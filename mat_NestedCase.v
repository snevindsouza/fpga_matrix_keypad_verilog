==> flow/design.v <==
module matkey (
    input clk,
    input [3:0] row,
    output reg [3:0] col,
    output reg [3:0] ctrl,
    output [7:0] segment
);
reg [7:0] display ;
initial col = 4'b0001;
always @(posedge clk) ctrl = 4'b1110;
always @(posedge clk) begin
    case (col)
        4'b0001: case (row)
            row[0]: display = 8'b11111100; 
            row[1]: display = 8'b01100110; 
            row[2]: display = 8'b11111110; 
            row[3]: display = 8'b10011100; 
        endcase 
        4'b0010: case (row)
            row[0]: display = 8'b01100000; 
            row[1]: display = 8'b10110110; 
            row[2]: display = 8'b11110110; 
            row[3]: display = 8'b01111010; 
        endcase 
        4'b0100: case (row)
            row[0]: display = 8'b11011010; 
            row[1]: display = 8'b10111110; 
            row[2]: display = 8'b11101110; 
            row[3]: display = 8'b10011110; 
        endcase 
        4'b1000: case (row)
            row[0]: display = 8'b11110010; 
            row[1]: display = 8'b11100000; 
            row[2]: display = 8'b00111110; 
            row[3]: display = 8'b10001110; 
        endcase
    endcase
    col = ({col[2:0],col[3]});
end
assign segment = display;
endmodule
[From RTL to reports: matkey]
Tool output for the design above, in the order of the flow.
Lines are those of the file above, counted from 1.
Operators carry their Yosys type and port widths (W data, S select, Z words).
The mark -- stands for no value.
Design
  top: matkey
  clock input: clk
  library: sky130hd
  corner: tt_025C_1v80

[Elaborated design]
Source: Yosys, flattened and elaborated, memories not mapped. Widths are those after wreduce. Registers that Yosys merges into a memory's read port (data or address) are not register bits. Print and check cells do not count. Equal cells are merged and count once.
Storage and ports
  bits of input ports: 5
  register bits after elaboration: 12
  output and inout port bits: 16
  elaborated cells: 33
Operators by class
  reductions and logical operators: 3
  equal/unequal tests: 11
  muxes and demuxes: 17
Operator list (count)
  $mux W8: 16
  $pmux W8 S4: 1
  $ne A5 B5 Y1 const B: 4
  $eq A4 B1 Y1: 3
  $reduce_and A5 Y1: 1
  $eq A4 B1 Y1 const B: 1
  $eq A4 B2 Y1 const B: 1
  $eq A4 B3 Y1 const B: 1
  $eq A4 B4 Y1 const B: 1
  $reduce_bool A4 Y1: 1
  $logic_not A3 Y1: 1

[Longest topological paths]
Depth = most cells in a row (Yosys ltp): at word level without a register or memory, in the mapped netlist without a sequential cell, where the memories' decode and read muxes count.
Depth
  depth after elaboration: 6
  ABC_AREA: 0
  mapped depth: 4
  depth with buffers taken out: 3

[Synthesis result]
Yosys stat after the flow's synthesis: flattened, memories mapped to cells. It holds for the ABC_AREA given above (unset counts as 0); a run with the other value may have another netlist.
The area totals of this step are shown rounded.
Cell types (count)
  sky130_fd_sc_hd__edfxtp_1: 7
  sky130_fd_sc_hd__dfxtp_1: 4
  sky130_fd_sc_hd__buf_4: 5
  sky130_fd_sc_hd__xor2_1: 2
  sky130_fd_sc_hd__nor3_1: 3
  sky130_fd_sc_hd__o21ai_0: 3
  sky130_fd_sc_hd__and3_4: 1
  sky130_fd_sc_hd__nand2_1: 3
  sky130_fd_sc_hd__or3_4: 1
  sky130_fd_sc_hd__a21oi_1: 2
  sky130_fd_sc_hd__nand3_1: 2
  sky130_fd_sc_hd__o31a_1: 1
  sky130_fd_sc_hd__conb_1: 2
  sky130_fd_sc_hd__nand3b_1: 1
  sky130_fd_sc_hd__nor2_1: 2
  sky130_fd_sc_hd__nor3b_1: 1
  sky130_fd_sc_hd__o211ai_1: 1
  sky130_fd_sc_hd__buf_2: 1
Not listed: further types 2, cells in them 2.
Mapped netlist
  flip-flops: 11
  sequential area: 290 um^2
  mapped area: 490 um^2
  cells in the netlist: 44

[Timing after synthesis]
Path of least setup slack by OpenSTA after synthesis, without wires, with an ideal clock, recovery checks aside; 20% of the period is set as input and as output delay. Where synthesis merged equal registers, the netlist keeps one of their names.
Path after synthesis
  path type: flip-flop to flip-flop
  from: reg col[3]
  to: reg display[1]
  clock period: 1960 ps
  time at the first pin: 0 ps
  arrival time: 1309 ps
  path delay: 1682 ps
  data required time: 1587 ps
  setup time: 373 ps
  path slack: 278 ps
  driving pins on the path: 5
  period reached after synthesis: 1682 ps
"path delay" = arrival - input delay + setup time.
"driving pins on the path" counts driving pins, that of a launching flip-flop among them; a cell with two outputs on the path counts twice.
"period reached after synthesis" = period - worst setup slack (recovery checks aside). The figure is calculated, with input and output delays left at 20% of the set period.
Between the ends stands the longest chain of elaborated cells between them, by number of cells; it is not shown to be the way that was timed. Of several equally long chains one is given.
A line is the first line of the expression or statement that the cell stems from. Yosys adds cells for indexed reads and writes and turns some case tables into memories.
At most two assigning lines are given for a register; there are more.
Only ways into the end's enable, where the timed path ends, are counted here.
Between the ends, after synthesis
  cell sequence: sky130_fd_sc_hd__dfxtp_1 > sky130_fd_sc_hd__buf_2 > sky130_fd_sc_hd__xor2_1 > sky130_fd_sc_hd__o211ai_1 > sky130_fd_sc_hd__a21oi_1
  cells in the longest elaborated chain: 3
  elaborated cells between the ends (all ways): 10
RTL lines, path after synthesis
  start, declared: RTL line 4  | output reg [3:0] col,
  start, assigned: RTL line 38  | col = ({col[2:0],col[3]});
  $eq A4 B4 Y1: RTL line 12  | case (col)
  $reduce_bool A4 Y1
  $reduce_and A5 Y1
  end, assigned: RTL line 14  | row[0]: display = 8'b11111100;
  end, assigned: RTL line 15  | row[1]: display = 8'b01100110;
  end, declared: RTL line 8  | reg [7:0] display ;

Subject: flow runs of matkey

Hi,

Module matkey, platform sky130hd: 2 stored runs of the flow (Yosys, OpenROAD) with differing settings, in no particular order. Input and output delays are each 20% of the period that was set; the output load is 0.01 pF.

==> run A: settings <==
{ "period_ns": 1.45, "CORE_UTILIZATION": 70, "PLACE_DENSITY_LB_ADDON": 0.06, "CORE_ASPECT_RATIO": 1.56, "TNS_END_PERCENT": 95, "GPL_ROUTABILITY_DRIVEN": 0, "CTS_CLUSTER_SIZE": 25, "CTS_CLUSTER_DIAMETER": 151, "MAX_ROUTING_LAYER": "met5", "CAP_MARGIN": 20, "CORE_MARGIN": 2, "SLEW_MARGIN": 20 }
==> run A: results <==
stopped before the end: floorplanning reported PDN-0185

==> run B: settings <==
{ "period_ns": 1.21, "CORE_UTILIZATION": 32, "PLACE_DENSITY": 0.46, "CORE_ASPECT_RATIO": 0.54, "CORE_MARGIN": 4, "CELL_PAD_IN_SITES_DETAIL_PLACEMENT": 1, "TNS_END_PERCENT": 5, "GPL_TIMING_DRIVEN": 1, "CTS_CLUSTER_DIAMETER": 74, "CAP_MARGIN": 35, "SLEW_MARGIN": 15 }
==> run B: results <==
stopped before the end: floorplanning reported PDN-0185

Regards
